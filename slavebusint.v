==> flow/design.v <==
`timescale 1ns / 1ps
module slavebusint(opb_dbus,reset,opb_abus,clk,opb_select,opb_rnw,o_sl_dbus,o_sl_xferack,o_sl_fullack,rd,wr,cs,opb_clk,opb_addrs,data_in,data_out);
    input [31:0] opb_dbus;
    input [15:0]opb_abus;
	 input [31:0]data_out;
	 input opb_clk,reset;
	 input opb_select;
    input opb_rnw;
    output [31:0] o_sl_dbus,data_in;
    output o_sl_xferack;
    output o_sl_fullack;
    output rd;
    output wr;
    output cs;
    output clk;
    output[15:0]  opb_addrs;
    reg o_sl_xferack,o_sl_fullack,rd,wr,cs,clk;
	 reg[15:0] opb_addrs;
	 reg [31:0] o_sl_dbus,data_in;
    reg[2:0] nst;
	 integer readcount;
	 parameter idle=3'b000,write=3'b001,read=3'b010,readwait=3'b011,done=3'b100;
	 always @(posedge opb_clk or posedge reset )
	  begin 
	  if (reset==1)
				 begin
				  rd<=0;
				  wr<=0;
				  o_sl_xferack<=1'b0;
				  o_sl_fullack<=1'b0;
				  end
			else
		case(nst)
		idle:begin				 
				 begin
				 if(opb_select==1) 
              begin
               cs<=1;
               opb_addrs<=opb_abus;	
               if(opb_rnw==0)
                 begin
					  wr<=1;
					  nst<=write;
					  end 
					else
                 nst<=read;
               end 					  
	          else
              begin
				  wr<=0;
				  rd<=0;
				  o_sl_xferack<=1'b0;
              o_sl_fullack<=1'b0;
				  nst<=idle;
              end                
	          end				 
				end 				  
       write:begin
		       wr<=1;
				 data_in<=opb_dbus;
				 o_sl_xferack<=1;
				 o_sl_fullack<=1;
				 nst<=done;
				 end
		 readwait:begin
		           if (readcount<2)
		            begin
                   readcount<=readcount+1;
                   nst<=readwait;
                  end
                 else
                  begin 					  
                   readcount<=0;
					   nst<=idle;
                  end					 
                end   
		 read:begin
		       rd<=1;
				 o_sl_dbus<=data_out;
				 o_sl_xferack<=1;
				 o_sl_fullack<=1;
				 nst<=readwait;
				end 
		 done:begin
		       cs<=0;
				 wr<=0;
				 rd<=0;
				 o_sl_xferack<=1;
				 nst<=idle;
				end
       default:
		         nst<=idle;
	endcase
 end	
endmodule
From RTL to reports: slavebusint
The steps from the RTL of slavebusint to its reports follow in flow order. Lines are those of the file above, counted from 1. Operators carry their Yosys type and port widths (W data, S select, Z words). Not given: -

Top module: slavebusint. Clock port: opb_clk. Cell library: sky130hd. Timing corner: tt_025C_1v80.

Elaborated design
Source: Yosys, flattened and elaborated, memories not mapped. Widths are those after wreduce. Registers that Yosys merges into a memory's read port (data or address) are not register bits. Print and check cells do not count. Equal cells are merged and count once.

The figure for flip-flop bits (word level) is 120.

The figure for $add $sub $neg is 1. The figure for order comparisons is 1. For equality and inequality tests the number is 7. The figure for muxes and demuxes is 13. The figure for bitwise operators is 1. The entry for reductions and logical operators reads 17.

Operator list (count): $add A32 B2 Y32 const B (1); $lt A32 B3 Y1 const B (1); $reduce_and A2 Y1 (7); $pmux W3 S4 (1); $reduce_bool A2 Y1 (3); $eq A3 B2 Y1 const B (2); $reduce_and A3 Y1 (2); $reduce_bool A3 Y1 (2); $pmux W1 S3 (2); $pmux W1 S2 (3); $mux W2 (3); $ne A2 B2 Y1 const B (2); $mux W1 (4); $eq A3 B1 Y1 const B (1); $eq A3 B3 Y1 const B (1); $ne A3 B3 Y1 const B (1); $logic_not A3 Y1 (1); $reduce_or A3 Y1 (1); $reduce_or A2 Y1 (1); $not A1 Y1 (1).

Depth
Longest topological path by Yosys (ltp), each cell counted once; first at word level (registers and memories cut), then after technology mapping (sequential cells cut; the memories' decode and read muxes count).

For word-level depth the number is 4. Under ABC_AREA stands 0. The figure for mapped depth is 6.

Netlist
Source: synth_stat.txt of the flow (Yosys; design flattened, memories mapped). It holds for the ABC_AREA given above (unset counts as 0); a run with the other value may have another netlist. The area totals of this step are shown rounded.

Cells by type: sky130_fd_sc_hd__edfxtp_1 (count 114, area in all 3.42E+03 µm²); sky130_fd_sc_hd__a21oi_1 (count 22, area in all 110.106 µm²); sky130_fd_sc_hd__dfrtp_1 (count 4, area in all 100.096 µm²); sky130_fd_sc_hd__nand4_1 (count 15, area in all 93.84 µm²); sky130_fd_sc_hd__dfxtp_1 (count 4, area in all 80.077 µm²); sky130_fd_sc_hd__or4_1 (count 10, area in all 75.072 µm²); sky130_fd_sc_hd__nor2_1 (count 19, area in all 71.318 µm²); sky130_fd_sc_hd__and4_1 (count 8, area in all 70.067 µm²); sky130_fd_sc_hd__o31ai_1 (count 9, area in all 67.565 µm²); sky130_fd_sc_hd__nand2_1 (count 15, area in all 56.304 µm²); sky130_fd_sc_hd__xnor2_1 (count 6, area in all 52.55 µm²); sky130_fd_sc_hd__xor2_1 (count 6, area in all 52.55 µm²); sky130_fd_sc_hd__nor4_1 (count 8, area in all 50.048 µm²); sky130_fd_sc_hd__o21ai_0 (count 9, area in all 45.043 µm²); sky130_fd_sc_hd__or3_1 (count 6, area in all 37.536 µm²); sky130_fd_sc_hd__nand3_1 (count 7, area in all 35.034 µm²); sky130_fd_sc_hd__nor2b_1 (count 5, area in all 31.28 µm²); sky130_fd_sc_hd__inv_1 (count 7, area in all 26.275 µm²).

Other cell types: 25; their cells: 34.

The entry for standard cells after synthesis reads 308. The entry for cell area after synthesis reads 4700 µm². Under sequential part of the area stands 3600 µm². The entry for mapped flip-flops reads 122. The figure for buffers is 9.

Timing after synthesis
Path of least setup slack by OpenSTA after synthesis, without wires, with an ideal clock, recovery checks aside; 20% of the period is set as input and as output delay. Where synthesis merged equal registers, the netlist keeps one of their names.

Kind: input-to-reg. Start point: input reset. End point: register o_sl_dbus[0]. The figure for period is 4.47 ns. For external input delay the number is 0.894 ns. The entry for library setup time reads 0.426 ns. For arrival time the number is 2.568 ns. The entry for data required time reads 4.044 ns. For slack the number is 1.476 ns. Path delay: 2.100 ns. Stages: 2. Under buffers on the path stands 1. The figure for period reached after synthesis is 2.994 ns.

"path delay" = arrival - input delay + setup time. "stages" counts driving pins, that of a launching flip-flop among them; a cell with two outputs on the path counts twice. "period reached after synthesis" = period - worst setup slack (recovery checks aside). The figure is calculated, with input and output delays left at 20% of the set period. Between the ends stands the longest chain of elaborated cells between them, by number of cells; it is not shown to be the way that was timed. Of several equally long chains one is given. A line is the first line of the expression or statement that the cell stems from. Yosys adds cells for indexed reads and writes and turns some case tables into memories.

Path through: sky130_fd_sc_hd__clkbuf_1 sky130_fd_sc_hd__nor2b_1. Under length of the longest elaborated chain stands 2. The entry for elaborated cells on any way between the ends reads 2. The entry for RTL lines with such cells reads 0. Classes of those cells: 1 x logic; 1 x reduce/logical.

RTL lines, path after synthesis: start, declared (line 6) `input opb_clk,reset;`; $not A1 Y1; $reduce_and A2 Y1; end, assigned (line 79) `o_sl_dbus<=data_out;`; end, declared (line 9) `output [31:0] o_sl_dbus,data_in;`.

Path in the finished layout
Path of least setup slack in the final report of entry A (OpenROAD, finished layout, wires in). Where an end is a register, its clock arrival counts in the times.

Kind: reg-to-reg. Start point: register readcount[1]. End point: register readcount[28]. The figure for period is 1.83 ns. The entry for library setup time reads 0.14 ns. For arrival time the number is 2.13 ns. The entry for data required time reads 2.11 ns. For slack the number is -0.03 ns. Stages: 7. Under buffers on the path stands 1.

Between the ends stands the longest chain of elaborated cells between them, by number of cells; it is not shown to be the way that was timed. Of several equally long chains one is given.

Path through: sky130_fd_sc_hd__edfxtp_1 sky130_fd_sc_hd__ha_2 sky130_fd_sc_hd__and4_1 sky130_fd_sc_hd__nand4bb_1 sky130_fd_sc_hd__buf_6 sky130_fd_sc_hd__or4_4 sky130_fd_sc_hd__a21oi_1. Under length of the longest elaborated chain stands 1. The entry for elaborated cells on any way between the ends reads 2. The entry for RTL lines with such cells reads 2. Classes of those cells: 1 x add/sub; 1 x compare.

RTL lines, path post-layout: start, declared (line 21) `integer readcount;`; start, assigned (line 68) `readcount<=readcount+1;`; start, assigned (line 73) `readcount<=0;`; $add A32 B2 Y32 (line 68); end, assigned (line 68); end, assigned (line 73); end, declared (line 21).

Appendix: measured runs

Module slavebusint, platform sky130hd: 2 stored runs of the flow (Yosys, OpenROAD) with differing settings, in no particular order. Input and output delays are each 20% of the period that was set; the output load is 0.01 pF. "total design power": no workload was simulated; the value follows from the tool's default switching activity. Measured values are rounded.

Entry A has these settings: period_ns 1.83; CORE_UTILIZATION 22; PLACE_DENSITY_LB_ADDON 0.25; CORE_ASPECT_RATIO 1.73; CORE_MARGIN 6; CELL_PAD_IN_SITES_GLOBAL_PLACEMENT 1; CTS_CLUSTER_SIZE 97; CTS_CLUSTER_DIAMETER 379; CAP_MARGIN 5; SLEW_MARGIN 10; MAX_ROUTING_LAYER met5. The Yosys chip area after synthesis stands at 4700 µm². The measured total die area is 25000 µm². For the standard-cell area after routing the run shows 7900 µm². The final utilization is 0.37. The measured lowest setup slack is -0.025 ns. The measured total design power is 7400 uW.

Entry B has these settings: period_ns 2.81; CORE_UTILIZATION 38; CAP_MARGIN 20; CORE_MARGIN 2; SLEW_MARGIN 20. The Yosys chip area after synthesis stands at 4700 µm². The measured total die area is 13000 µm². For the standard-cell area after routing the run shows 7200 µm². The final utilization is 0.59. The measured lowest setup slack is 0.60 ns. The measured total design power is 4500 uW.
